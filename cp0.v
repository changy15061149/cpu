==> flow/design.v <==
`timescale 1ns / 1ps
module cp0(
    input [4:0] A1,
    input [4:0] A2,
    input [31:0] Din,
    input [31:0] PC,
    input [6:2] ExCode,
    input [5:0] HWInt,
    input We,
    input EXLset,
    input EXLclr,
    input clk,
    input rst,
    output IntReq,
	 output [31:0] Epc,
    output [31:0] Dout,
	 output [31:0] SR,
	 input eret
    );
		assign SR = data[12];
		reg [31:0] data[31:0];
		wire [5:0] itt;
		integer i;
		initial begin
		   for(i=0;i<=31;i=i+1)
			   begin
			    data[i]=0;
				end
		end
		assign Epc = data[14];
		wire intreq;
		assign Dout = data[A1];
		assign itt =data[12][15:10];
		assign IntReq =(data[12][1]==0&&data[12][0]==1)?((itt[1]&&HWInt[1])||((itt[0]&&HWInt[0]))):0;
		always @(posedge clk)
		begin
		if(IntReq)
		begin
		  data[13]<={16'b0,HWInt,10'b0};
		  data[14]<=PC;
		  data[12][1]<=1;
		end
		if(eret)
		  data[12][1]<=0;
		begin
		end
		end
		always @(posedge clk)
		begin
		  if(rst)
		   if(i!=12)
			   begin
			    data[i]=0;
				end
			  else
			    begin
				  data[i]=32'h0000ff11;
				 end
		  else
		  begin
			if(We)
			 begin
			    data[A2]<=Din;
			 end
		    if(EXLset)
			 begin
			    data[12][1]<=1;
				 data[14]<=PC;
			 end
			 if(EXLclr)
			 begin
			    data[12][0]<=0;
			 end
		  end
		end
endmodule
## Reports on cp0

Tool output for the design above, in the order of the flow.
Lines are those of the file above, counted from 1.
Operators carry their Yosys type and port widths (W data, S select, Z words).
Cell names lack the library's common part.
A cell with -- has no value.

| inputs | value |
|---|---|
| top | cp0 |
| clock | clk |
| standard-cell library | sky130hd |
| timing corner | tt_025C_1v80 |

## Word level

Counts by Yosys on the flattened word-level netlist (proc, flatten, opt, wreduce; memories kept). Register bits leave out memories and registers merged into their read ports (data or address); mux counts leave out enables and synchronous resets folded into registers. Print and check cells are left out.
Memory sizes are those after Yosys's memory passes, which may raise the word count (mostly to a power of two), join words into wider ones and drop unused or constant bits.

| cells by class | value |
|---|---|
| shift-type cells | 0 |
| reduce/logical cells | 5 |
| equality and inequality tests | 0 |
| multiplexer cells | 31 |
| multiply operators | 0 |
| $lt $le $gt $ge | 0 |
| $add $sub $neg | 0 |
| divide/modulo/power cells | 0 |
| bitwise logic cells | 4 |

Operator list:

| operator | number |
|---|---|
| $mux W32 | 14 |
| $reduce_or A32 Y1 | 1 |
| $mux W5 | 4 |
| $mux W1 | 13 |
| $or A1 B1 Y1 | 3 |
| $logic_and A1 B1 Y1 | 3 |
| $logic_or A1 B1 Y1 | 1 |
| $not A1 Y1 | 1 |

| bit counts | value |
|---|---|
| memory bits (writable) | 1024 |
| bits in registers | 0 |
| latch bits | 0 |
| output and inout bits | 97 |
| word-level cells | 41 |
| memories | 1 |
| memory bits (read-only) | 0 |
| input port bits | 91 |

Memories:

| name | words | bits a word | line | RTL |
|---|---|---|---|---|
| data | 32 | 32 | 21 | `reg [31:0] data[31:0];` |

## Logic depth

Depth = most cells in a row (Yosys ltp): at word level without a register or memory, in the mapped netlist without a sequential cell, where the memories' decode and read muxes count.

| logic depth | value |
|---|---|
| word-level depth | 6 |
| ABC_AREA | 0 |
| depth in mapped cells | 8 |
| gate-level depth less buffers | 5 |

## Mapped cells and area

The flow's flattened synthesis, as Yosys stat reports it; memories are mapped. The netlist is that of the ABC_AREA named above (0 if unset); the other value can give another one.
The area totals of this step are shown rounded.

Cells by type:

| cell type | number | area in all (um^2) |
|---|---|---|
| edfxtp_1 | 997 | 2.99E+04 |
| mux2i_1 | 512 | 5.12E+03 |
| a22oi_1 | 97 | 728.198 |
| a21oi_1 | 123 | 615.59 |
| nand2_1 | 163 | 611.837 |
| a22o_1 | 64 | 560.538 |
| dfxtp_1 | 27 | 540.518 |
| nand3_1 | 98 | 490.47 |
| mux2_1 | 31 | 349.085 |
| buf_6 | 24 | 270.259 |
| a31oi_1 | 32 | 200.192 |
| and2_1 | 32 | 200.192 |
| buf_4 | 25 | 187.68 |
| clkbuf_1 | 47 | 176.419 |
| buf_2 | 34 | 170.163 |
| nor3_1 | 32 | 160.154 |
| nor2_1 | 34 | 127.622 |
| buf_8 | 7 | 105.101 |

Not listed: further types 23, cells in them 43.

| mapped netlist | value |
|---|---|
| buffer cells | 145 |
| flip-flops | 1024 |
| area of sequential cells | 30000 um^2 |
| mapped area | 41000 um^2 |
| standard cells after synthesis | 2422 |

## Worst setup path after synthesis

Source: OpenSTA report_checks on the synthesized netlist (no wires, ideal clock, input and output delay 20% of the period each), path of least setup slack; recovery checks are left aside. Register names are those of the netlist, which keeps one name where synthesis merged equal registers.

| path post-synthesis | value |
|---|---|
| path type | input-to-reg |
| start point | in We |
| end point | mem data[5][0] |
| input delay | 1.132 ns |
| path delay | 3.597 ns |
| setup slack | 0.931 ns |
| required time | 5.192 ns |
| data arrival time | 4.261 ns |
| buffers on the path | 2 |
| period | 5.66 ns |
| launch time at the first pin | 1.132 ns |
| driving pins on the path | 6 |
| library setup time | 0.468 ns |
| synthesis period reached | 4.729 ns |

"path delay" is the arrival time less input delay plus setup time.
"driving pins on the path": output pins that drive a net of the path, with the launching flip-flop's if there is one; two outputs of one cell count as two.
"synthesis period reached" is the clock period less the worst setup slack; recovery checks do not enter. This is arithmetic on one report: input and output delays are still those of the set period (20% each).
The rows between start and end are the longest chain of elaborated cells between them; the timing report does not say that the signal goes this way. Where chains are equally long, one stands for them.
A line is the first line of the expression or statement that the cell stems from. Yosys adds cells for indexed reads and writes and turns some case tables into memories.
Only ways into the end's enable, where the timed path ends, are counted here.

| on the way, post-synthesis | value |
|---|---|
| cells stage by stage | nor2b_1 buf_4 buf_2 nor2b_1 nand3b_1 nor3b_1 |
| cells in the longest elaborated chain | 4 |
| elaborated cells between the ends (all ways) | 7 |
| RTL lines with such cells | 2 |
| those cells by class | mux (6); reduce/logical (1) |

RTL lines, path post-synthesis:

| item | line | RTL |
|---|---|---|
| from (decl) | 9 | `input We,` |
| $mux W1 | 61 | `if(We)` |
| $mux W1 | 50 | `if(rst)` |
| $reduce_or A32 Y1 | -- |  |
| $mux W5 | -- |  |
| to (decl) | 21 | `reg [31:0] data[31:0];` |

## Worst path after layout

Path of least setup slack in the final report of run 1 (OpenROAD, finished layout, wires in). Where an end is a register, its clock arrival counts in the times.

| path post-layout | value |
|---|---|
| path type | input-to-output |
| start point | in A1[3] |
| end point | out Dout[6] |
| data arrival time | 3.01 ns |
| external output delay | 0.78 ns |
| period | 3.89 ns |
| required time | 3.11 ns |
| input delay | 0.78 ns |
| driving pins on the path | 9 |
| buffers on the path | 5 |
| launch time at the first pin | 0.78 ns |
| setup slack | 0.10 ns |

The rows between start and end are the longest chain of elaborated cells between them; the timing report does not say that the signal goes this way. Where chains are equally long, one stands for them.
A memory read counts as a cell of the chain, while the word-level depth stops at memories.

| on the way, post-layout | value |
|---|---|
| cells stage by stage | clkdlybuf4s50_1 buf_4 or2_2 buf_4 nor3_2 a31oi_1 nand3_2 buf_4 clkdlybuf4s50_1 |
| cells in the longest elaborated chain | 1 |
| elaborated cells between the ends (all ways) | 1 |
| RTL lines with such cells | 1 |
| those cells by class | memory (1) |

RTL lines, path post-layout:

| item | line | RTL |
|---|---|---|
| from (decl) | 3 | `input [4:0] A1,` |
| $mem_v2 Z32 W32 | 21 | `reg [31:0] data[31:0];` |
| to (decl) | 16 | `output [31:0] Dout,` |

Data sheet: physical implementation of cp0

cp0 through Yosys and OpenROAD on sky130hd: 2 stored runs, unordered, with their settings and measured results. The constraints put input and output delay at 20% of the set period each and load the outputs with 0.01 pF.
"achieved clock period" means the clock period less the worst setup slack. The figure is calculated, with input and output delays left at 20% of the set period.
"critical setup path time" = time allowed to the worst setup path (clock period - input delay - output delay, where it has them) - its slack; a late launch clock adds to it, a late capture clock takes from it.
The measured numbers are rounded.
Settings: - = not set for that run.

| run name | period_ns | CORE_UTILIZATION | TNS_END_PERCENT | CTS_CLUSTER_SIZE | CAP_MARGIN | SLEW_MARGIN | MIN_ROUTING_LAYER | MAX_ROUTING_LAYER | CORE_MARGIN | PLACE_DENSITY_LB_ADDON | GPL_TIMING_DRIVEN | CTS_CLUSTER_DIAMETER | worst hold slack in the final report (ns) | area of the die (um^2) | final design utilization | achieved clock period (ns) | critical setup path time (ns) | worst setup path kind | mapped cell area after synthesis (um^2) | worst slack on setup checks (ns) |
|---|---|---|---|---|---|---|---|---|---|---|---|---|---|---|---|---|---|---|---|---|
| run 1 | 3.89 | 17 | 95 | 24 | 10 | 35 | met1 | met5 | 2 | - | - | - | 0.46 | 240000 | 0.22 | 3.788 | 2.23 | input-to-output | 41000 | 0.10 |
| run 2 | 3.74 | 52 | - | 33 | 20 | 20 | met1 | - | 2 | 0.24 | 0 | 243 | 0.47 | 81000 | 0.61 | 3.736 | 2.24 | input-to-output | 41000 | 0.004 |
